==> flow/design.v <==
module key_shift(
	i_clk,
	i_rst,
	k,
	key_shift_done_from_control,
	k_out,
	key_shift_done_to_control);
	localparam SH_NUM = 1;
	localparam SIZE = 32;
	localparam OUT_SIZE = 1;
	input i_clk, i_rst; 
	input [SIZE - 1 : 0] k;
	input key_shift_done_from_control;
	output k_out;
	output key_shift_done_to_control;
	reg [6:0] i, i_n;
	reg state, state_n;
	reg key_shift_done_to_control;
	assign k_out = k[i];
	always @(*) begin
		case(state)
			0: begin
				state_n = 0;
				i_n = i;
				key_shift_done_to_control = 0;
				if (key_shift_done_from_control == 1) begin
					state_n = 1;
					i_n = i - 1;
				end
			end
			1: begin
				state_n = 0;
				i_n = i;
				key_shift_done_to_control = 1;
			end
		endcase
	end
	always@ (posedge i_clk or posedge i_rst) begin
		if (i_rst) begin
			i <= SIZE - 1;
			state <= 0;
		end
		else begin
			i <= i_n;
			state <= state_n;
		end
	end
endmodule 
Tool chain data of key_shift
Tool output for the design above, in the order of the flow.
Line numbers count from 1 in the design file above.
Operators carry their Yosys type and port widths (W data, S select, Z words).
Library cell names are shortened.
Not given: --
- top module: key_shift
- clock input: i_clk
- cell library: sky130hd
- timing corner: tt_025C_1v80

Word-level counts
Yosys after proc, flatten, opt, wreduce and memory -nomap, before mapping. Memory bits, and registers merged into a memory's read port (data or address), are not among the register bits. Print and check cells are not counted. Equal cells are merged and count once.
- elaborated cells at 12
- bits in registers at 8
- noted output and inout bits: 2
- multiplexer cells: 5
- $add $sub $neg: 1
- shift operators at 1
- bitwise logic cells: 1
- noted reduce/logical cells: 1
- noted eq/ne operators: 1
- operators by type and width (cell ; count):
    $shiftx A32 B7 Y1 ; 1
    $mux W7 ; 2
    $sub A7 B1 Y7 const B ; 1
    $pmux W1 S2 ; 2
    $ne A2 B2 Y1 const B ; 1
    $reduce_and A2 Y1 ; 1
    $not A1 Y1 ; 1
    $mux W1 ; 1

Depth
Yosys ltp: most cells in a row. Word level: on the elaborated netlist, between registers, memories and ports. Mapped: between sequential cells and ports; inverters and the memories' decode and read muxes count.
- noted word-level depth: 3
- noted ABC_AREA: 0
- mapped depth: 7
- depth with buffers taken out: 5

Synthesis result
Source: synth_stat.txt of the flow (Yosys; design flattened, memories mapped). It holds for the ABC_AREA given above (unset counts as 0); a run with the other value may have another netlist.
- cell types (cell type ; count ; area in all (um^2)):
    dfstp_2 ; 5 ; 131.376
    mux2i_1 ; 12 ; 120.115
    a2111oi_0 ; 4 ; 35.034
    a221oi_1 ; 4 ; 35.034
    xnor2_1 ; 3 ; 26.275
    dfrtp_1 ; 1 ; 25.024
    buf_12 ; 1 ; 20.019
    inv_1 ; 5 ; 18.768
    nor2b_1 ; 3 ; 18.768
    a311oi_1 ; 2 ; 17.517
    and2b_2 ; 2 ; 17.517
    nand3_1 ; 3 ; 15.014
    ha_1 ; 1 ; 12.512
    nand4_1 ; 2 ; 12.512
    buf_6 ; 1 ; 11.261
    buf_2 ; 2 ; 10.01
    xor2_1 ; 1 ; 8.758
    a22oi_1 ; 1 ; 7.507
Not listed: further types 6, cells in them 7.
- cells in the netlist: 60
- buffer cells: 4
- area of sequential cells: 0.0001564 mm^2
- flip-flops: 6
- cell area after synthesis at 0.0005768 mm^2

Timing after synthesis
Path of least setup slack by OpenSTA after synthesis, without wires, with an ideal clock, recovery checks aside; 20% of the period is set as input and as output delay. Where synthesis merged equal registers, the netlist keeps one of their names.
- path kind: register to output
- start point: register i[1]
- end point: output k_out
- output delay at 0.418 ns
- arrival at 1.394 ns
- noted delay of the path: 1.394 ns
- buffers on the path at 2
- launch time at the first pin: 0.000 ns
- period at 2.09 ns
- noted slack: 0.278 ns
- stages at 7
- noted synthesis period reached: 1.812 ns
"delay of the path" is the arrival time less input delay plus setup time.
A path that ends at an output port has no setup time.
"stages": output pins that drive a net of the path, with the launching flip-flop's if there is one; two outputs of one cell count as two.
"synthesis period reached" = period - worst setup slack (recovery checks aside). The figure is calculated, with input and output delays left at 20% of the set period.
Between the ends stands the longest chain of elaborated cells between them, by number of cells; it is not shown to be the way that was timed. Of several equally long chains one is given.
Each line given opens the expression or statement behind the cell; cells for indexed reads and writes are added by Yosys, which also makes memories of some case tables.
- cells stage by stage: dfstp_2 > buf_6 > buf_12 > mux2i_1 > a221oi_1 > nand4_1 > nand3_1
- length of the longest elaborated chain at 1
- noted elaborated cells on any way between the ends: 1
- those cells by class: shift: 1
- ends and longest elaborated chain, post-synthesis (item ; RTL line ; RTL):
    from (decl) ; 16 ; reg [6:0] i, i_n;
    from (assign) ; 40 ; i <= SIZE - 1;
    from (assign) ; 44 ; i <= i_n;
    $shiftx A32 B7 Y1 ; 19 ; assign k_out = k[i];
    to (decl) ; 14 ; output k_out;

Data sheet: physical implementation of key_shift

Design key_shift on sky130hd. What follows are 2 stored runs of the flow, each under its own settings; their order means nothing. The constraints put input and output delay at 20% of the set period each and load the outputs with 0.01 pF.

Run 1
Settings were period_ns = 1.92; CORE_UTILIZATION = 62; PLACE_DENSITY = 0.84; CELL_PAD_IN_SITES_GLOBAL_PLACEMENT = 2; TNS_END_PERCENT = 85; ABC_AREA = 0; GPL_TIMING_DRIVEN = 1; CTS_CLUSTER_DIAMETER = 241; MIN_ROUTING_LAYER = met2; CAP_MARGIN = 20; CORE_MARGIN = 2; SLEW_MARGIN = 20
- no results, floorplanning failed with PDN-0185

Run 2
Settings were period_ns = 2.07; CORE_UTILIZATION = 52; SETUP_SLACK_MARGIN = 0.07; PLACE_DENSITY = 0.85; CORE_MARGIN = 6; CELL_PAD_IN_SITES_DETAIL_PLACEMENT = 2; ABC_AREA = 0; GPL_ROUTABILITY_DRIVEN = 1; CTS_CLUSTER_DIAMETER = 161; CAP_MARGIN = 10; SLEW_MARGIN = 20
- no results, placement failed with GPL-0301
